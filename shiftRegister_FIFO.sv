==> flow/design.v <==
`timescale 1ns / 1ps
module shiftRegister_FIFO #(
    parameter WIDTH = 8,
    parameter DEPTH = 4
) (
    input logic clk,
    input logic rst_n,
    input logic write,
    input logic read,
    input logic [WIDTH-1:0] data_in,
    output logic [WIDTH-1:0] data_out,
    output logic full,
    output logic empty
);
    logic [WIDTH-1:0] memory [DEPTH-1:0];
    logic [$clog2(DEPTH):0] count;
    always_ff @(posedge clk or posedge rst_n) begin
        if (rst_n) begin
            count <= 0;
            for (int i = 0; i < DEPTH; i++) begin
                memory[i] <= '0;
            end
        end else if (write && !full && read && !empty) begin
            for (int i = DEPTH-1; i > 0; i--) begin
                memory[i] <= memory[i-1];
            end
            memory[0] <= data_in;
        end else if (write && !full) begin
            memory[count] <= data_in;
            count <= count + 1;
        end else if (read && !empty) begin
            for (int i = 0; i < DEPTH-1; i++) begin
                data_out <= memory[DEPTH-1];
                memory[i] <= memory[i+1];
            end
            count <= count - 1;
        end
    end
    assign full = (count == DEPTH);
    assign empty = (count == 0);
endmodule
Step by step through the tools: shiftRegister_FIFO
The steps from the RTL of shiftRegister_FIFO to its reports follow in flow order.
Line numbers count from 1 in the design file above.
Operators: Yosys type, input widths -> output width; for muxes data width and select width s.
Cell names lack the library's common part.
{"block": "inputs", "top_module": "shiftRegister_FIFO", "clk_port": "clk", "library": "sky130hd", "corner": "tt_025C_1v80"}

Word level
Yosys after proc, flatten, opt, wreduce and memory -nomap, before mapping. Print and check cells are not counted. Equal cells are merged and count once.
{"block": "classes", "addsub": 2, "n_mux": 17, "shift": 0, "n_cmp": 0, "eq_ne": 7, "logic": 3, "multipliers": 0, "reduce_logical": 18, "n_div": 0}
{"block": "ops", "cell": "$mux 8", "count": 15}
{"block": "ops", "cell": "$reduce_and 2->1", "count": 5}
{"block": "ops", "cell": "$ne 3x2->1 const B", "count": 3}
{"block": "ops", "cell": "$reduce_bool 2->1", "count": 3}
{"block": "ops", "cell": "$mux 3", "count": 2}
{"block": "ops", "cell": "$logic_and 1x1->1", "count": 4}
{"block": "ops", "cell": "$eq 2x2->1 const B", "count": 2}
{"block": "ops", "cell": "$reduce_and 4->1", "count": 1}
{"block": "ops", "cell": "$not 1->1", "count": 3}
{"block": "ops", "cell": "$add 3x1->3 const B", "count": 1}
{"block": "ops", "cell": "$sub 3x1->3 const B", "count": 1}
{"block": "ops", "cell": "$eq 3x3->1 const B", "count": 1}
{"block": "ops", "cell": "$logic_not 3->1", "count": 1}
{"block": "ops", "cell": "$reduce_bool 3->1", "count": 1}
{"block": "ops", "cell": "$logic_not 1->1", "count": 2}
{"block": "ops", "cell": "$eq 2x1->1 const B", "count": 1}
{"block": "ops", "cell": "$logic_not 2->1", "count": 1}
{"block": "bits", "ram_bits": 0, "register_bits": 43, "elab_cells": 53, "clocked_rd_ports_x_width": 0, "out_inout_bits": 10, "in_bits": 12, "latch_bits": 0, "mem_count": 0, "mem_bits_ro": 0}

Depth
Yosys ltp: most cells in a row. Word level: on the elaborated netlist, between registers, memories and ports. Mapped: between sequential cells and ports; inverters and the memories' decode and read muxes count.
{"block": "depth", "word_depth": 7, "ABC_AREA": 0, "mapped_depth": 8, "mapped_depth_nobuf": 5}

Netlist
Yosys stat after the flow's synthesis: flattened, memories mapped to cells. It holds for the ABC_AREA given above (unset counts as 0); a run with the other value may have another netlist.
{"block": "synth_totals", "cell_count": 217, "n_buf": 16, "flip_flops": 43, "seq_area_um2": 1116.1, "area_um2": 2297.2}
{"block": "types", "type": "dfrtp_1", "count": 35, "type_area_um2": 875.84}
{"block": "types", "type": "edfxtp_1", "count": 8, "type_area_um2": 240.23}
{"block": "types", "type": "mux2i_1", "count": 16, "type_area_um2": 160.154}
{"block": "types", "type": "a222oi_1", "count": 9, "type_area_um2": 90.086}
{"block": "types", "type": "a21oi_1", "count": 16, "type_area_um2": 80.077}
{"block": "types", "type": "nand2_1", "count": 17, "type_area_um2": 63.811}
{"block": "types", "type": "buf_6", "count": 5, "type_area_um2": 56.304}
{"block": "types", "type": "o22ai_1", "count": 9, "type_area_um2": 56.304}
{"block": "types", "type": "o22a_1", "count": 6, "type_area_um2": 52.55}
{"block": "types", "type": "inv_1", "count": 12, "type_area_um2": 45.043}
{"block": "types", "type": "nor2_1", "count": 11, "type_area_um2": 41.29}
{"block": "types", "type": "o21ai_1", "count": 8, "type_area_um2": 40.038}
{"block": "types", "type": "a22oi_1", "count": 5, "type_area_um2": 37.536}
{"block": "types", "type": "a22o_1", "count": 4, "type_area_um2": 35.034}
{"block": "types", "type": "a2bb2oi_1", "count": 4, "type_area_um2": 35.034}
{"block": "types", "type": "o21ai_0", "count": 7, "type_area_um2": 35.034}
{"block": "types", "type": "nand2b_1", "count": 5, "type_area_um2": 31.28}
{"block": "types", "type": "buf_2", "count": 6, "type_area_um2": 30.029}
Other cell types: 26; their cells: 34.

Timing after synthesis
Source: OpenSTA report_checks on the synthesized netlist (no wires, ideal clock, input and output delay 20% of the period each), path of least setup slack; recovery checks are left aside. Register names are those of the netlist, which keeps one name where synthesis merged equal registers.
{"block": "synth_timing", "path_type": "register to register", "start": "register count[1]", "end": "register data_out[0]", "period_ns": 2.32, "path_stages": 7, "t_first_pin_ns": 0.000, "required_ns": 1.935, "path_delay_ns": 2.311, "n_path_buf": 3, "setup_slack_ns": 0.008, "setup_time_ns": 0.385, "arrival_ns": 1.926, "period_less_setup_slack_ns": 2.312}
"path_delay_ns" = arrival - input delay + setup time.
"path_stages": output pins that drive a net of the path, with the launching flip-flop's if there is one; two outputs of one cell count as two.
"period_less_setup_slack_ns" = period - worst setup slack (recovery checks aside). The figure is calculated, with input and output delays left at 20% of the set period.
Between the ends stands the longest chain of elaborated cells between them, by number of cells; it is not shown to be the way that was timed. Of several equally long chains one is given.
Each line given opens the expression or statement behind the cell; cells for indexed reads and writes are added by Yosys, which also makes memories of some case tables.
A register here has more assigning lines than the two given.
{"block": "synth_between", "path_cell_list": "dfrtp_1 -> buf_6 -> nor3b_4 -> nand2b_1 -> buf_6 -> buf_4 -> nor3b_1", "elab_chain_len": 7, "cone_cells": 11, "cone_classes": "eq/ne (1); logic (2); reduce/logical (8)"}
{"block": "synth_rtl", "item": "from (decl)", "line_no": 16, "rtl": "logic [$clog2(DEPTH):0] count;"}
{"block": "synth_rtl", "item": "from (assign)", "line_no": 30, "rtl": "count <= count + 1;"}
{"block": "synth_rtl", "item": "from (assign)", "line_no": 36, "rtl": "count <= count - 1;"}
{"block": "synth_rtl", "item": "$eq 3x3->1", "line_no": 39, "rtl": "assign full = (count == DEPTH);"}
{"block": "synth_rtl", "item": "$logic_not 1->1", "line_no": 23, "rtl": "end else if (write && !full && read && !empty) begin"}
{"block": "synth_rtl", "item": "$logic_and 1x1->1 (3 in a row)", "line_no": 23}
{"block": "synth_rtl", "item": "$not 1->1"}
{"block": "synth_rtl", "item": "$reduce_and 4->1"}
{"block": "synth_rtl", "item": "to (assign)", "line_no": 33, "rtl": "data_out <= memory[DEPTH-1];"}
{"block": "synth_rtl", "item": "to (decl)", "line_no": 11, "rtl": "output logic [WIDTH-1:0] data_out,"}
Some nets on the timed path still bear RTL names; the line given drives or declares the net.
{"block": "synth_named_nets", "signal": "full", "line_no": 39}

Timing after layout
From the final timing report of run 1: the path of least setup slack in the routed layout; clock arrival at registers is part of the times.
{"block": "layout_timing", "path_type": "register to register", "start": "register count[0]", "end": "register count[1]", "path_stages": 6, "t_first_pin_ns": 0.29, "setup_slack_ns": -0.34, "setup_time_ns": 0.11, "n_path_buf": 1, "period_ns": 1.52, "arrival_ns": 2.04, "required_ns": 1.70}
Between the ends stands the longest chain of elaborated cells between them, by number of cells; it is not shown to be the way that was timed. Of several equally long chains one is given.
A register here has more assigning lines than the two given.
{"block": "layout_between", "path_cell_list": "dfrtp_2 -> nor3b_4 -> buf_4 -> nand2b_4 -> fa_1 -> mux2_4", "elab_chain_len": 7, "cone_cells": 15, "cone_classes": "add/sub (2); eq/ne (1); mux (2); logic (1); reduce/logical (9)"}
{"block": "layout_rtl", "item": "from (decl)", "line_no": 16, "rtl": "logic [$clog2(DEPTH):0] count;"}
{"block": "layout_rtl", "item": "from (assign)", "line_no": 30, "rtl": "count <= count + 1;"}
{"block": "layout_rtl", "item": "from (assign)", "line_no": 36, "rtl": "count <= count - 1;"}
{"block": "layout_rtl", "item": "$eq 3x3->1", "line_no": 39, "rtl": "assign full = (count == DEPTH);"}
{"block": "layout_rtl", "item": "$logic_not 1->1", "line_no": 23, "rtl": "end else if (write && !full && read && !empty) begin"}
{"block": "layout_rtl", "item": "$logic_and 1x1->1 (3 in a row)", "line_no": 23}
{"block": "layout_rtl", "item": "$not 1->1"}
{"block": "layout_rtl", "item": "$reduce_and 2->1"}
{"block": "layout_rtl", "item": "to (assign)", "line_no": 30}
{"block": "layout_rtl", "item": "to (assign)", "line_no": 36}
{"block": "layout_rtl", "item": "to (decl)", "line_no": 16}

--- measured runs ---
Design shiftRegister_FIFO on sky130hd. What follows are 2 stored runs of the flow, each under its own settings; their order means nothing. The constraints put input and output delay at 20% of the set period each and load the outputs with 0.01 pF.
By "clock_period_reached_ns" is meant the clock period of the run minus its worst setup slack. This is arithmetic on one report: input and output delays are still those of the set period (20% each).
"worst_path_ns" means the part of the period allowed to the worst setup path (the constraints hold back 20% at inputs and 20% at outputs) less its slack; where the path has registers, the arrival times of their clocks count too.
By "total_power_uw" is meant OpenSTA's value without simulated activity: inputs other than the clock are taken to toggle once in ten clock periods, and the tool carries that through the logic.

Run 1
==> flow/run.sh <==
#!/bin/bash
# the make line also repeats the synthesis and layout settings of config.mk as NAME=value (left out here)
make -C /OpenROAD-flow-scripts/flow DESIGN_CONFIG=/design/flow/config.mk WORK_HOME=/design/flow/orfs CLKGATE_MAP_FILE= finish
==> flow/config.mk <==
export PLATFORM = sky130hd
export DESIGN_NAME = shiftRegister_FIFO
export DESIGN_NICKNAME = shiftRegister_FIFO
export VERILOG_FILES = /design/flow/design.v
export SDC_FILE = /design/flow/constraint.sdc
export NUM_CORES = 4
export LEC_CHECK = 0
export CAP_MARGIN = 5
export CELL_PAD_IN_SITES_DETAIL_PLACEMENT = 2
export CORE_ASPECT_RATIO = 0.75
export CORE_MARGIN = 3
export CORE_UTILIZATION = 33
export CTS_CLUSTER_DIAMETER = 278
export CTS_CLUSTER_SIZE = 80
export GPL_TIMING_DRIVEN = 1
export SETUP_SLACK_MARGIN = 0.14
export SLEW_MARGIN = 20
export TNS_END_PERCENT = 20
==> flow/constraint.sdc <==
create_clock -name core_clock -period 1.52 [get_ports {clk}]
set_input_delay 0.3040 -clock core_clock [delete_from_list [all_inputs] [get_ports {clk}]]
set_output_delay 0.3040 -clock core_clock [all_outputs]
set_load 0.01 [all_outputs]

==> results of run 1, as JSON <==
{
  "timing.setup.ws_ns": -0.339,
  "dieArea_um2": 8008.6,
  "synthesis_area_um2": 2297.2,
  "total_power_uw": 6341,
  "clock_period_reached_ns": 1.859,
  "worst_path_ns": 1.86,
  "path_kind": "register to register",
  "setupTns_ns": -9.613,
  "post_route_stdcell_area_um2": 3183.1,
  "final_util_pct": 48.9
}

Run 2
==> flow/run.sh <==
#!/bin/bash
# the make line also repeats the synthesis and layout settings of config.mk as NAME=value (left out here)
make -C /OpenROAD-flow-scripts/flow DESIGN_CONFIG=/design/flow/config.mk WORK_HOME=/design/flow/orfs CLKGATE_MAP_FILE= finish
==> flow/config.mk <==
export PLATFORM = sky130hd
export DESIGN_NAME = shiftRegister_FIFO
export DESIGN_NICKNAME = shiftRegister_FIFO
export VERILOG_FILES = /design/flow/design.v
export SDC_FILE = /design/flow/constraint.sdc
export NUM_CORES = 4
export LEC_CHECK = 0
export ABC_AREA = 1
export CAP_MARGIN = 20
export CORE_MARGIN = 2
export CORE_UTILIZATION = 60
export CTS_CLUSTER_DIAMETER = 304
export GPL_ROUTABILITY_DRIVEN = 0
export MIN_ROUTING_LAYER = met1
export PLACE_DENSITY = 0.57
export SETUP_SLACK_MARGIN = 0.11
export SLEW_MARGIN = 10
==> flow/constraint.sdc <==
create_clock -name core_clock -period 2.71 [get_ports {clk}]
set_input_delay 0.5420 -clock core_clock [delete_from_list [all_inputs] [get_ports {clk}]]
set_output_delay 0.5420 -clock core_clock [all_outputs]
set_load 0.01 [all_outputs]

==> results of run 2, as JSON <==
{
  "worst_path_ns": 1.80,
  "path_kind": "register to output",
  "timing.setup.ws_ns": 0.371,
  "clock_period_reached_ns": 2.339,
  "dieArea_um2": 4217.2,
  "final_util_pct": 70.5,
  "post_route_stdcell_area_um2": 2541.2,
  "synthesis_area_um2": 2228.4,
  "total_power_uw": 2673,
  "setupTns_ns": 0.000
}
--- end ---
